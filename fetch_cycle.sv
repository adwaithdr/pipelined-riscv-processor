==> flow/design.v <==
module Instruction_memory(rst,A,RD);
  input rst;
  input [31:0]A;
  output [31:0]RD;
  reg [31:0] mem [1023:0];
  assign RD = (rst == 1'b0) ? {32{1'b0}} : mem[A];
  initial begin
	mem[0] = 32'hFFC4A303;
  end
endmodule
module adder(a,b,s);
   input logic [31:0]a,b;
	output logic [31:0]s;
	assign s=a+b;
endmodule
module fetch_cycle(clk,rst,pctare,pcsrc,instrd,pcd,pcplus4D);
     input logic clk,rst;
	  input logic [31:0]pctare;
	  input logic pcsrc;
	  output logic [31:0]pcd,pcplus4D;
	  output logic [31:0]instrd;
	  logic [31:0]pcf,pcfplus;
	  logic [31:0]pcplus4f;
	  logic [31:0]instrf;
	  logic [31:0]pcd_reg,pcplus4D_reg;
      logic [31:0]instrd_reg;
	  pc_mux pm(.i1(pctare),
	         .i0(pcplus4f),
				.s0(pcsrc),
				.o(pcfplus));
	  adder adpc(.a(pcf),
	             .b(32'h0000004),
					 .s(pcplus4f));
     pc_counter pc(.clk(clk),
	                .rst(rst),
						 .pc(pcf),
						 .pc_next(pcfplus));
	 Instruction_memory im(.rst(rst),
	                    .A(pcf),
							  .RD(instrf));
	always_ff@(posedge clk) begin
	   if (rst==1'b1) begin
	    instrd_reg<=instrf;
		 pcd_reg<=pcf;
		 pcplus4D_reg<=pcplus4f;
	end
	  else begin
	     instrd_reg<=32'h00000000;
		 pcd_reg<=32'h00000000;
		 pcplus4D_reg<=32'h00000000;
		 end
	end
	 always_comb begin
	   if (rst==1'b1) begin
		    pcd=pcd_reg;
			 pcplus4D=pcplus4D_reg;
			 instrd=instrd_reg;
			 end
		  else  begin
		 instrd =32'h00000000;
		 pcd =32'h00000000;
		 pcplus4D =32'h00000000;
		 end
		end
endmodule
module pc_counter(clk,rst,pc,pc_next);
    input logic clk,rst;
	 output logic [31:0]pc;
	 input logic [31:0]pc_next;
	 always_ff@(posedge clk) begin
	     if(rst==1'b0)
		       pc<=32'b0;
		  else
		       pc<=pc_next;
		end
endmodule
module pc_mux #(parameter n =32)(i1,i0,s0,o);
  input logic [n-1:0]i1,i0;
  output logic [n-1:0]o;
  input logic s0;
   always_comb begin
	  if (s0 == 0)
	        o=i0;
	  else
	       o=i1;
	end
endmodule
== Reports on fetch_cycle ==
What the tools print for fetch_cycle, step after step.
Lines are those of the file above, counted from 1.
Operators carry their Yosys type and port widths (W data, S select, Z words).
Cell names lack the library's common part.
A cell with - has no value.

* Design top: fetch_cycle
* Clock: clk
* Cell library: sky130hd
* Library corner: tt_025C_1v80

== Word level ==
Source: Yosys, flattened and elaborated, memories not mapped. Widths are those after wreduce; folded enables and synchronous resets count as part of the registers. Registers that Yosys merges into a memory's read port (data or address) are not register bits. Print and check cells do not count. Equal cells are merged and count once.

* Add/sub/neg operators: 1
* Mux-type cells: 4

{| class="wikitable"
|+ Operator list
! kind !! number
|-
| $mux W32 || 4
|-
| $add A32 B3 Y32 const B || 1
|}

* Output and inout bits: 96
* Register bits: 128
* Input port bits: 35

== Logic depth ==
Yosys ltp: most cells in a row. Word level: on the elaborated netlist, between registers, memories and ports. Mapped: between sequential cells and ports; inverters and the memories' decode and read muxes count.

* Word-level depth: 2
* ABC_AREA: 1
* Depth in mapped cells: 10
* Gate-level depth less buffers: 10

== Synthesis result ==
Yosys stat after the flow's synthesis: flattened, memories mapped to cells. It holds for the ABC_AREA given above (unset counts as 0); a run with the other value may have another netlist.
Totals and module areas in this step are rounded.

{| class="wikitable"
|+ Cell types
! cell !! number
|-
| dfxtp_1 || 95
|-
| nand2_1 || 195
|-
| inv_1 || 160
|-
| nor2_1 || 97
|-
| buf_4 || 33
|-
| nand3_1 || 32
|-
| a21oi_1 || 21
|-
| o21ai_0 || 15
|-
| xor2_1 || 7
|-
| buf_2 || 11
|-
| clkbuf_1 || 12
|-
| nor2_2 || 6
|-
| nor2_4 || 3
|-
| nand2_2 || 4
|-
| xnor2_1 || 2
|-
| o211ai_1 || 2
|-
| ha_1 || 1
|-
| o21ai_1 || 2
|}

Not listed: further types 3, cells in them 3.

* Flip-flops: 95
* Standard cells after synthesis: 701
* Buffer cells: 56
* Synthesis area: 4500 µm²

== Timing after synthesis ==
Source: OpenSTA report_checks on the synthesized netlist (no wires, ideal clock, input and output delay 20% of the period each), path of least setup slack; recovery checks are left aside. Register names are those of the netlist, which keeps one name where synthesis merged equal registers.

* Path type: in2out
* Start point: input rst
* End point: output instrd[13]
* Buffers on the path: 4
* Stages: 6
* Clock period: 1.81 ns
* Input delay: 0.362 ns
* Data required time: 1.448 ns
* Arrival time: 1.453 ns
* Path delay: 1.091 ns
* Slack: -0.005 ns
* Output delay: 0.362 ns
* Period reached after synthesis: 1.815 ns

"path delay" is the arrival time less input delay plus setup time.
A path that ends at an output port has no setup time.
"stages": output pins that drive a net of the path, with the launching flip-flop's if there is one; two outputs of one cell count as two.
"period reached after synthesis" = period - worst setup slack (recovery checks aside). The figure is calculated, with input and output delays left at 20% of the set period.
Between the ends stands the longest chain of elaborated cells between them, by number of cells; it is not shown to be the way that was timed. Of several equally long chains one is given.
A line is the first line of the expression or statement that the cell stems from. Yosys adds cells for indexed reads and writes and turns some case tables into memories.

* Cells stage by stage: clkbuf_1 -> buf_2 -> buf_2 -> nand2_1 -> inv_1 -> buf_4
* Cells in the longest elaborated chain: 1
* Elaborated cells between the ends (all ways): 1
* Source lines of those cells: 1
* Classes of those cells: mux: 1

{| class="wikitable"
|+ Ends and longest elaborated chain, after synthesis
! what !! RTL line !! source
|-
| from (decl) || 17 || <nowiki>input logic clk,rst;</nowiki>
|-
| $mux W32 || 54 || <nowiki>if (rst==1'b1) begin</nowiki>
|-
| to (decl) || 21 || <nowiki>output logic [31:0]instrd;</nowiki>
|}

Some nets on the timed path still bear RTL names; the line given drives or declares the net.

{| class="wikitable"
|+ Named nets, after synthesis
! net !! RTL line
|-
| instrd[0] || 54
|}

== Path in the finished layout ==
From the final timing report of flow run 1: the path of least setup slack in the routed layout; clock arrival at registers is part of the times.

* Path type: in2out
* Start point: input rst
* End point: output instrd[30]
* Arrival time: 1.69 ns
* Slack: 0.62 ns
* Stages: 4
* Data required time: 2.31 ns
* Output delay: 0.58 ns
* Buffers on the path: 2
* Clock period: 2.89 ns
* Input delay: 0.58 ns

Between the ends stands the longest chain of elaborated cells between them, by number of cells; it is not shown to be the way that was timed. Of several equally long chains one is given.

* Cells stage by stage: buf_4 -> nand2_1 -> inv_1 -> clkdlybuf4s50_1
* Cells in the longest elaborated chain: 1
* Elaborated cells between the ends (all ways): 1
* Source lines of those cells: 1
* Classes of those cells: mux: 1

{| class="wikitable"
|+ Ends and longest elaborated chain, after layout
! what !! RTL line !! source
|-
| from (decl) || 17 || <nowiki>input logic clk,rst;</nowiki>
|-
| $mux W32 || 54 || <nowiki>if (rst==1'b1) begin</nowiki>
|-
| to (decl) || 21 || <nowiki>output logic [31:0]instrd;</nowiki>
|}

Appendix: measured runs

Settings and measured results of 2 stored flow runs for module fetch_cycle (sky130hd), not sorted in any way. The constraints put input and output delay at 20% of the set period each and load the outputs with 0.01 pF.
"achieved period": clock period set for the run, less the worst setup slack. It is reckoned from that one timing run; input and output delays stay at 20% of the period that was set.
"worst setup path time" = time allowed to the worst setup path (clock period - input delay - output delay, where it has them) - its slack; a late launch clock adds to it, a late capture clock takes from it.
"total power after layout" is the tool's figure for a default switching activity; nothing was simulated.
Measured values are rounded.

=== Flow run 1 ===
{| class="wikitable"
! Setting !! Value
|-
| period_ns || 2.89
|-
| CORE_UTILIZATION || 21
|-
| PLACE_DENSITY_LB_ADDON || 0.05
|-
| HOLD_SLACK_MARGIN || 0.11
|-
| CORE_MARGIN || 10
|-
| CELL_PAD_IN_SITES_GLOBAL_PLACEMENT || 1
|-
| ABC_AREA || 1
|-
| CTS_CLUSTER_DIAMETER || 131
|-
| CAP_MARGIN || 0
|-
| SLEW_MARGIN || 0
|-
! Result !! Value
|-
| Total power after layout || 0.0031 W
|-
| Final setup TNS || 0.000 ns
|-
| Achieved period || 2.269 ns
|-
| Mapped cell area after synthesis || 4500 µm²
|-
| Worst hold slack in the final report || 0.43 ns
|-
| Post-layout utilization || 29 %
|-
| Standard-cell area of the final layout || 6100 µm²
|-
| Full die area || 28000 µm²
|-
| Lowest setup slack || 0.62 ns
|-
| Worst setup path time || 1.11 ns
|-
| Worst setup path type || in2out
|}

=== Flow run 2 ===
{| class="wikitable"
! Setting !! Value
|-
| period_ns || 1.28
|-
| CORE_UTILIZATION || 65
|-
| SETUP_SLACK_MARGIN || 0.04
|-
| PLACE_DENSITY_LB_ADDON || 0.11
|-
| CORE_MARGIN || 9
|-
| CELL_PAD_IN_SITES_DETAIL_PLACEMENT || 0
|-
| CTS_CLUSTER_DIAMETER || 314
|-
| SLEW_MARGIN || 15
|-
| CAP_MARGIN || 20
|}
Did not finish, clock tree synthesis stopped with DPL-0038.
